==> flow/design.v <==
`timescale 1ns / 1ps
typedef enum int unsigned
{
  S0,
  S1,
  S2,
  S3,
  S4,
  S5,
  S6
} control_fsm_states_e;
module control_fsm #(parameter DATA_WIDTH = (1024+1))
(
    input clk,
    input ce,
    input rst,
    input start,
    input ready_next_r,
    input ready_next_p,
    input [($clog2(DATA_WIDTH)-1):0] r_t_sub_1,
    input [($clog2(DATA_WIDTH)-1):0] cnt,
    input ready_next_prev_r,
    input ready_next_prev_p,
    input ready_next_3prev_r,
    input r_d_0,
    output [1:0] commutation_config,
    output start_r,
    output start_p,
    output inc,
    output start_final_addition,
    output set_ready
);
logic [1:0] w_commutation_config;
logic w_start_r;
logic w_start_p;
logic w_inc;
logic w_start_final_addition;
logic w_set_ready;
logic [1:0] r_commutation_config;
logic r_start_r;
logic r_start_p;
logic r_inc;
logic r_start_final_addition;
logic r_set_ready;
always_ff @(posedge clk , posedge rst)
begin
    if (rst)
    begin
        {
            r_commutation_config,
            r_start_r,
            r_start_p,
            r_inc,
            r_start_final_addition,
            r_set_ready
        } <= 1'b0;
    end
    else if (ce)
    begin
        r_commutation_config <= w_commutation_config;
        r_start_r <= w_start_r;
        r_start_p <= w_start_p;
        r_inc <= w_inc;
        r_start_final_addition <= w_start_final_addition;
        r_set_ready <= w_set_ready;
    end
end
assign commutation_config = r_commutation_config;
assign start_r = r_start_r;
assign start_p = r_start_p;
assign inc = r_inc;
assign start_final_addition = r_start_final_addition;
assign set_ready = r_set_ready;
control_fsm_states_e present_state;
control_fsm_states_e next_state;
always_ff @(posedge clk , posedge rst)
begin
    if (rst)
        present_state <= S0;
    else if (ce)
        present_state <= next_state;
end
always_comb
begin
    next_state = present_state;
    case (present_state)
        S0: begin
            if (start)
                next_state = S1;
        end
        S1: begin
            next_state = S2;
        end
        S2: begin
            if (ready_next_r)
                next_state = S3;
        end
        S3: begin
            next_state = S4;
        end
        S4: begin
            if (ready_next_r | ready_next_p)
            begin
                if (r_t_sub_1 == cnt)
                    next_state = S5;
                else
                    next_state = S3;
            end
        end
        S5: begin
            next_state = S6;
        end
        S6: begin
            if (ready_next_prev_r)
            begin
                if (start)
                    next_state = S1;
                else
                    next_state = S0;
            end
        end
        default: begin
            next_state = S0;
        end
    endcase
end
always_comb
begin
    w_commutation_config = 2'b00;
    w_start_r = 1'b0;
    w_start_p = 1'b0;
    w_inc = 1'b0;
    w_start_final_addition = 1'b0;
    w_set_ready = 1'b0;
    case (present_state)
        S0: begin
        end
        S1: begin
            w_commutation_config = 2'b01;
            w_start_r = 1'b1;
            w_start_p = 1'b1;
        end
        S2: begin
        end
        S3: begin
            w_commutation_config = 2'b00;
            if (r_d_0)
                w_start_r = 1'b1;
            if (r_t_sub_1 != cnt)
                w_start_p = 1'b1;
        end
        S4: begin
            if (ready_next_prev_r | ready_next_prev_p)
                w_inc = 1'b1;
        end
        S5: begin
            w_commutation_config = 2'b10;
            w_start_r = 1'b1;
        end
        S6: begin
            if (ready_next_3prev_r)
                w_set_ready = 1'b1;
            if (ready_next_prev_r)
                w_start_final_addition = 1'b1;
        end
    endcase
end
endmodule: control_fsm
**From RTL to reports: control_fsm**

The steps from the RTL of control_fsm to its reports follow in flow order.
Line numbers count from 1 in the design file above.
Library cell names are shortened.
Not given: -

- Top: control_fsm
- Clock port: clk
- Cell library: sky130hd
- Corner: tt_025C_1v80

**Word level**

Counts by Yosys on the flattened word-level netlist (proc, flatten, opt, wreduce; memories kept). Register bits leave out memories and registers merged into their read ports (data or address). Print and check cells are left out. Cells with the same type and inputs are merged into one.

- Bitwise logic cells: 2
- Muxes and demuxes: 18
- Reduce/logical cells: 3
- Equal/unequal tests: 12

Operators by type and width:

| cell | number |
|---|---|
| case mux 32 bit (select 7 bit) | 1 |
| 2-to-1 mux 32 bit | 4 |
| equality test 32 x 3 -> 1 bit (second input constant) | 3 |
| equality test 32 x 2 -> 1 bit (second input constant) | 2 |
| equality test 32 x 1 -> 1 bit (second input constant) | 1 |
| zero test 32 bit | 1 |
| equality test 11 bit | 1 |
| inequality test 11 bit | 1 |
| 2-to-1 mux 1 bit | 9 |
| inequality test 2 bit (second input constant) | 4 |
| AND reduction 5 bit | 1 |
| case mux 2 bit (select 2 bit) | 1 |
| case mux 1 bit (select 2 bit) | 2 |
| 2-to-1 mux 3 bit | 1 |
| bitwise OR 1 bit | 2 |
| OR reduction 2 bit | 1 |

- Input bits: 32
- Register bits after elaboration: 39

**Logic depth**

Yosys ltp: most cells in a row. Word level: on the elaborated netlist, between registers, memories and ports. Mapped: between sequential cells and ports; inverters and the memories' decode and read muxes count.

- Word-level depth: 4
- ABC_AREA: 0
- Depth in mapped cells: 4
- Mapped depth without buffers: 4

**After synthesis**

Yosys stat after the flow's synthesis: flattened, memories mapped to cells. It holds for the ABC_AREA given above (unset counts as 0); a run with the other value may have another netlist.

- Buffers: 2
- Cells in the netlist: 68
- Flip-flop cells: 14
- Mapped area: 699.4 um2

Cells by type:

| type | number | total area (um2) |
|---|---|---|
| dfrtp_1 | 13 | 325.312 |
| xnor2_1 | 11 | 96.342 |
| a22o_1 | 3 | 26.275 |
| dfstp_2 | 1 | 26.275 |
| inv_1 | 6 | 22.522 |
| mux2_2 | 2 | 22.522 |
| o21ai_0 | 4 | 20.019 |
| nand2_1 | 4 | 15.014 |
| nand3_1 | 3 | 15.014 |
| o31ai_1 | 2 | 15.014 |
| a31oi_1 | 2 | 12.512 |
| nand4_1 | 2 | 12.512 |
| nor2_1 | 3 | 11.261 |
| a21oi_1 | 2 | 10.01 |
| a31o_2 | 1 | 8.758 |
| a211oi_1 | 1 | 7.507 |
| a21boi_0 | 1 | 7.507 |
| buf_4 | 1 | 7.507 |

Not listed: further types 6, cells in them 6.

**Worst setup path after synthesis**

Source: OpenSTA report_checks on the synthesized netlist (no wires, ideal clock, input and output delay 20% of the period each), path of least setup slack; recovery checks are left aside. Register names are those of the netlist, which keeps one name where synthesis merged equal registers.

- Kind: input to register
- From: input cnt[7]
- To: register present_state
- Delay of the path: 0.724 ns
- Setup slack: 0.316 ns
- Required time: 1.170 ns
- Path buffers: 0
- Stages: 4
- Clock period: 1.3 ns
- External input delay: 0.260 ns
- Time at the first pin: 0.260 ns
- Data arrival time: 0.854 ns
- Setup time: 0.130 ns
- Synthesis period reached: 0.984 ns

"delay of the path" is the arrival time less input delay plus setup time.
"stages": output pins that drive a net of the path, with the launching flip-flop's if there is one; two outputs of one cell count as two.
"synthesis period reached" is the clock period less the worst setup slack; recovery checks do not enter. This is arithmetic on one report: input and output delays are still those of the set period (20% each).
Where an end lacks its bit number, it is one bit of the signal, or one of the new flip-flops if synthesis recoded a state register.

- Cell sequence: xnor2_1 -> nand4_1 -> o31ai_1 -> a31oi_1

RTL lines, path after synthesis:

| item | line | source |
|---|---|---|
| start: declaration | 21 | `input [($clog2(DATA_WIDTH)-1):0] cnt,` |
| end: assignment | 79 | `present_state <= S0;` |
| end: assignment | 81 | `present_state <= next_state;` |
| end: declaration | 74 | `control_fsm_states_e present_state;` |

No chain of elaborated cells between the ends is given.

Add stored flow runs of control_fsm

Design control_fsm on sky130hd. What follows are 2 stored runs of the flow, each under its own settings; their order means nothing. The constraints put input and output delay at 20% of the set period each and load the outputs with 0.01 pF.
A setting shown as n/a is not set for that run.

| setting or result | flow run A | flow run B |
|---|---|---|
| period_ns | 1.19 | 1.5 |
| CORE_UTILIZATION | 70 | 38 |
| PLACE_DENSITY_LB_ADDON | 0.23 | 0.04 |
| CORE_MARGIN | 5 | 7 |
| CELL_PAD_IN_SITES_DETAIL_PLACEMENT | 1 | n/a |
| ABC_AREA | 0 | 1 |
| CTS_CLUSTER_DIAMETER | 362 | 165 |
| CAP_MARGIN | 20 | 35 |
| SLEW_MARGIN | 20 | 0 |
| SETUP_SLACK_MARGIN | n/a | -0.1 |
| CORE_ASPECT_RATIO | n/a | 1.18 |
| CELL_PAD_IN_SITES_GLOBAL_PLACEMENT | n/a | 3 |
| GPL_TIMING_DRIVEN | n/a | 1 |
| GPL_ROUTABILITY_DRIVEN | n/a | 0 |
| CTS_CLUSTER_SIZE | n/a | 35 |
| MAX_ROUTING_LAYER | n/a | met5 |

Flow run A: no results, placement failed with FLW-0024
Flow run B: no results, placement failed with FLW-0024
